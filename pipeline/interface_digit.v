==> flow/design.v <==
`timescale 1ns/1ps
module interface_digit (
    input wire rst,
    input wire clk,
    input wire [11:0] addr,
    input wire wen,
    input wire [31:0] wdata,
    output reg [7:0] dig_en,
    output reg [7:0] seg
);
reg [14:0] cnt;
reg cnt_inc;         
wire cnt_end;        
reg [3:0] data;
reg [31:0] wD;
assign cnt_end = cnt_inc & (cnt == 29999);
always @(posedge clk or posedge rst) begin
    if (rst)
        cnt_inc <= 1'b0;
    else 
        cnt_inc <= 1'b1;
end
always @(posedge clk or posedge rst) begin
    if (rst)
        cnt <= 15'b0;
    else if (cnt_end)
        cnt <= 15'b0;
    else if (cnt_inc)
        cnt <= cnt + 15'b1;
    else
        cnt <= cnt;
end
always @(posedge clk or posedge rst) begin
    if (rst)
        dig_en <= 8'b11111111;
    else if (dig_en == 8'b11111111)
        dig_en <= 8'b11111110;
    else if (cnt_end)
        dig_en <= {dig_en[6:0],dig_en[7]};
    else
        dig_en <= dig_en;
end
always @(posedge clk or posedge rst) begin
    if (rst)
        wD <= 32'b0;
    else if (wen && addr == 12'h000)
        wD <= wdata;
    else 
        wD <= wD;
end
always @(*) begin  
    case (dig_en)
        8'b11111110 : data = wD[3:0];
        8'b11111101 : data = wD[7:4];
        8'b11111011 : data = wD[11:8];
        8'b11110111 : data = wD[15:12];
        8'b11101111 : data = wD[19:16];
        8'b11011111 : data = wD[23:20];
        8'b10111111 : data = wD[27:24];
        8'b01111111 : data = wD[31:28]; 
        default: data = 4'b0;
    endcase    
end
always @(*) begin
    case (data)
        4'b0000 : seg = 8'b00000011;
        4'b0001 : seg = 8'b10011111;
        4'b0010 : seg = 8'b00100101;
        4'b0011 : seg = 8'b00001101;
        4'b0100 : seg = 8'b10011001;
        4'b0101 : seg = 8'b01001001;
        4'b0110 : seg = 8'b01000001;
        4'b0111 : seg = 8'b00011111;
        4'b1000 : seg = 8'b00000001;
        4'b1001 : seg = 8'b00011001;
        4'b1010 : seg = 8'b00010001;
        4'b1011 : seg = 8'b11000001;
        4'b1100 : seg = 8'b11100101;
        4'b1101 : seg = 8'b10000101;
        4'b1110 : seg = 8'b01100001;
        4'b1111 : seg = 8'b01110001;
        default : seg = 8'b11111111;
    endcase
end
endmodule
== From RTL to reports: interface_digit ==
What the tools print for interface_digit, step after step.
Lines are those of the file above, counted from 1.
Operators: Yosys type, input widths -> output width; for muxes data width and select width s.
Cell names lack the library's common part.
Not given: -

* Top module: interface_digit
* Clock input: clk
* Standard-cell library: sky130hd
* Timing corner: tt_025C_1v80

== Word level ==
Counts by Yosys on the flattened word-level netlist (proc, flatten, opt, wreduce; memories kept). Register bits leave out memories and registers merged into their read ports (data or address). Print and check cells are left out. Cells with the same type and inputs are merged into one.
Memory sizes are those after Yosys's memory passes, which may raise the word count (mostly to a power of two), join words into wider ones and drop unused or constant bits.

* Word-level cells: 26
* Register bits: 56
* Output and inout port bits: 16
* Input bits: 47
* ROM bits: 112
* Memory cells: 1

* Add/sub/neg operators: 1
* Multiplexer cells: 5
* Bitwise operators: 1
* Eq/ne operators: 10
* Reduce/logical cells: 4

{| class="wikitable"
|+ Memories
! name !! depth !! width !! rd ports !! wr ports !! line !! RTL
|-
| (name not given) || 16 || 7 || 1 || 0 || 65 || <nowiki>case (data)</nowiki>
|}

{| class="wikitable"
|+ Operator list
! operator !! count
|-
| $eq 8x8->1 const B || 8
|-
| $pmux 4 s8 || 1
|-
| $mux 15 || 2
|-
| $mux 8 || 2
|-
| $add 15x1->15 const B || 1
|-
| $eq 15x15->1 const B || 1
|-
| $logic_not 12->1 || 1
|-
| $eq 8x7->1 const B || 1
|-
| $reduce_bool 2->1 || 2
|-
| $and 1x1->1 || 1
|-
| $logic_and 1x1->1 || 1
|}

== Longest topological paths ==
Depth = most cells in a row (Yosys ltp): at word level without a register or memory, in the mapped netlist without a sequential cell, where the memories' decode and read muxes count.

* Depth after elaboration: 4
* ABC_AREA: 0
* Gate-level depth with buffers: 9
* Depth with buffers taken out: 8

== After synthesis ==
The flow's flattened synthesis, as Yosys stat reports it; memories are mapped. The netlist is that of the ABC_AREA named above (0 if unset); the other value can give another one.

* Chip area (Yosys): 3,060.4 sq um
* Flip-flop cells: 56
* Sequential area: 1,411.4 sq um
* Standard cells after synthesis: 271
* Buffer cells: 16

{| class="wikitable"
|+ Cells by type
! cell type !! count !! area in all (sq um)
|-
| dfrtp_1 || 48 || 1.2E+03
|-
| mux2_1 || 36 || 405.389
|-
| dfstp_2 || 8 || 210.202
|-
| nand3b_1 || 27 || 202.694
|-
| ha_1 || 7 || 87.584
|-
| a211oi_1 || 11 || 82.579
|-
| xnor2_1 || 8 || 70.067
|-
| nor2_1 || 18 || 67.565
|-
| nand2_1 || 17 || 63.811
|-
| buf_2 || 9 || 45.043
|-
| nand4_1 || 7 || 43.792
|-
| mux2i_1 || 4 || 40.038
|-
| xor2_1 || 4 || 35.034
|-
| inv_1 || 9 || 33.782
|-
| a2111oi_4 || 1 || 27.526
|-
| a211oi_2 || 2 || 25.024
|-
| mux2_2 || 2 || 22.522
|-
| a32o_1 || 2 || 20.019
|}

Not listed: further types 33, cells in them 51.

== Timing after synthesis ==
OpenSTA on the mapped netlist: ideal clock, no wires. The path of least setup slack (recovery checks aside). Input and output delay are each 20% of the period. Register names are those of the netlist, which keeps one name where synthesis merged equal registers.

* Path type: register -> output
* Start point: register dig_en[5]
* End point: output port seg[4]
* Path delay: 2,380 ps
* Time at the first pin: 0 ps
* Data arrival time: 2,380 ps
* Data required time: 3,048 ps
* Path buffers: 1
* External output delay: 762 ps
* Clock period: 3,810 ps
* Driving pins on the path: 9
* Path slack: 668 ps
* Period reached after synthesis: 3,142 ps

"path delay" is the arrival time less input delay plus setup time.
A path that ends at an output port has no setup time.
"driving pins on the path" counts driving pins, that of a launching flip-flop among them; a cell with two outputs on the path counts twice.
"period reached after synthesis" is the clock period less the worst setup slack; recovery checks do not enter. This is arithmetic on one report: input and output delays are still those of the set period (20% each).
Between the ends stands the longest chain of elaborated cells between them, by number of cells; it is not shown to be the way that was timed. Of several equally long chains one is given.
A line is the first line of the expression or statement that the cell stems from. Yosys adds cells for indexed reads and writes and turns some case tables into memories.
A memory read counts as a cell of the chain, while the word-level depth stops at memories.
A register here has more assigning lines than the two given.

* Path through: dfstp_2 > buf_4 > nor2b_1 > a22o_1 > a2111oi_2 > inv_1 > ha_1 > a211o_1 > o211a_1
* Length of the longest elaborated chain: 3
* Elaborated cells between the ends (all ways): 10
* Source lines of those cells: 2
* Those cells by class: 8 x eq/ne; 1 x mux; 1 x memory

{| class="wikitable"
|+ RTL lines, path post-synthesis
! item !! line !! RTL
|-
| from (decl) || 8 || <nowiki>output reg [7:0] dig_en,</nowiki>
|-
| from (assign) || 39 || <nowiki>dig_en <= {dig_en[6:0],dig_en[7]};</nowiki>
|-
| from (assign) || 41 || <nowiki>dig_en <= dig_en;</nowiki>
|-
| $eq 8x7->1 || 52 || <nowiki>case (dig_en)</nowiki>
|-
| $pmux 4 s8 || 52 ||
|-
| $mem_v2 16x7 || 65 || <nowiki>case (data)</nowiki>
|-
| to (decl) || 9 || <nowiki>output reg [7:0] seg</nowiki>
|}

== Worst path after layout ==
From the final timing report of entry A: the path of least setup slack in the routed layout; clock arrival at registers is part of the times.
The report prints the path's times to 10 ps; the period is as set.

* Path type: register -> output
* Start point: register dig_en[4]
* End point: output port seg[4]
* Driving pins on the path: 9
* Time at the first pin: 300 ps
* Clock period: 5,070 ps
* Data required time: 4,060 ps
* External output delay: 1,010 ps
* Path buffers: 1
* Path slack: 880 ps
* Data arrival time: 3,170 ps

Between the ends stands the longest chain of elaborated cells between them, by number of cells; it is not shown to be the way that was timed. Of several equally long chains one is given.
A memory read counts as a cell of the chain, while the word-level depth stops at memories.
A register here has more assigning lines than the two given.

* Path through: dfstp_2 > nor2b_4 > a22o_1 > a2111oi_4 > inv_1 > ha_1 > a211o_1 > o211a_1 > clkdlybuf4s50_1
* Length of the longest elaborated chain: 3
* Elaborated cells between the ends (all ways): 10
* Source lines of those cells: 2
* Those cells by class: 8 x eq/ne; 1 x mux; 1 x memory

{| class="wikitable"
|+ RTL lines, path post-layout
! item !! line !! RTL
|-
| from (decl) || 8 || <nowiki>output reg [7:0] dig_en,</nowiki>
|-
| from (assign) || 39 || <nowiki>dig_en <= {dig_en[6:0],dig_en[7]};</nowiki>
|-
| from (assign) || 41 || <nowiki>dig_en <= dig_en;</nowiki>
|-
| $eq 8x7->1 || 52 || <nowiki>case (dig_en)</nowiki>
|-
| $pmux 4 s8 || 52 ||
|-
| $mem_v2 16x7 || 65 || <nowiki>case (data)</nowiki>
|-
| to (decl) || 9 || <nowiki>output reg [7:0] seg</nowiki>
|}

FLOW RESULTS
============

Measured data: module interface_digit, platform sky130hd, 2 stored runs of the flow under differing settings, order arbitrary. Input and output delays are each 20% of the period that was set; the output load is 0.01 pF.
"worst setup path time": the worst setup path's part of the clock period (all of it between registers, 20% less for each end at a port) less its slack. A launch clock that arrives late makes it longer, a capture clock that arrives late makes it shorter.
By "power" is meant OpenSTA's value without simulated activity: inputs other than the clock are taken to toggle once in ten clock periods, and the tool carries that through the logic.
"worst setup path time" is known to 10 ps.

Entry A
==> flow/run.sh <==
#!/bin/bash
# the make line also repeats the synthesis and layout settings of config.mk as NAME=value (left out here)
make -C /OpenROAD-flow-scripts/flow DESIGN_CONFIG=/design/flow/config.mk WORK_HOME=/design/flow/orfs CLKGATE_MAP_FILE= finish
==> flow/config.mk <==
export PLATFORM = sky130hd
export DESIGN_NAME = interface_digit
export DESIGN_NICKNAME = interface_digit
export VERILOG_FILES = /design/flow/design.v
export SDC_FILE = /design/flow/constraint.sdc
export NUM_CORES = 4
export LEC_CHECK = 0
export CAP_MARGIN = 20
export CORE_MARGIN = 9
export CORE_UTILIZATION = 30
export CTS_CLUSTER_SIZE = 69
export GPL_TIMING_DRIVEN = 1
export MAX_ROUTING_LAYER = met5
export PLACE_DENSITY_LB_ADDON = 0.08
export SETUP_SLACK_MARGIN = 0.65
export SLEW_MARGIN = 20
==> flow/constraint.sdc <==
create_clock -name core_clock -period 5.07 [get_ports {clk}]
set_input_delay 1.0140 -clock core_clock [delete_from_list [all_inputs] [get_ports {clk}]]
set_output_delay 1.0140 -clock core_clock [all_outputs]
set_load 0.01 [all_outputs]

==> results of entry A <==
chip area after synthesis (Yosys): 3,060.4 sq um
die area: 14,161.0 sq um
standard-cell area of the final layout: 3,997.6 sq um
worst setup slack after layout: 882 ps
total negative slack: 0 ps
worst hold slack: 496 ps
power: 0.0008973 W
worst setup path time: 3,170 ps
worst setup path kind: register -> output

Entry B
==> flow/run.sh <==
#!/bin/bash
# the make line also repeats the synthesis and layout settings of config.mk as NAME=value (left out here)
make -C /OpenROAD-flow-scripts/flow DESIGN_CONFIG=/design/flow/config.mk WORK_HOME=/design/flow/orfs CLKGATE_MAP_FILE= finish
==> flow/config.mk <==
export PLATFORM = sky130hd
export DESIGN_NAME = interface_digit
export DESIGN_NICKNAME = interface_digit
export VERILOG_FILES = /design/flow/design.v
export SDC_FILE = /design/flow/constraint.sdc
export NUM_CORES = 4
export LEC_CHECK = 0
export CAP_MARGIN = 20
export CORE_MARGIN = 2
export CORE_UTILIZATION = 40
export SETUP_SLACK_MARGIN = 0.38
export SLEW_MARGIN = 20
==> flow/constraint.sdc <==
create_clock -name core_clock -period 3.57 [get_ports {clk}]
set_input_delay 0.7140 -clock core_clock [delete_from_list [all_inputs] [get_ports {clk}]]
set_output_delay 0.7140 -clock core_clock [all_outputs]
set_load 0.01 [all_outputs]

==> results of entry B <==
chip area after synthesis (Yosys): 3,060.4 sq um
die area: 8,366.8 sq um
standard-cell area of the final layout: 4,413.0 sq um
worst setup slack after layout: 272 ps
total negative slack: 0 ps
worst hold slack: 493 ps
power: 0.001308 W
worst setup path time: 2,580 ps
worst setup path kind: register -> output
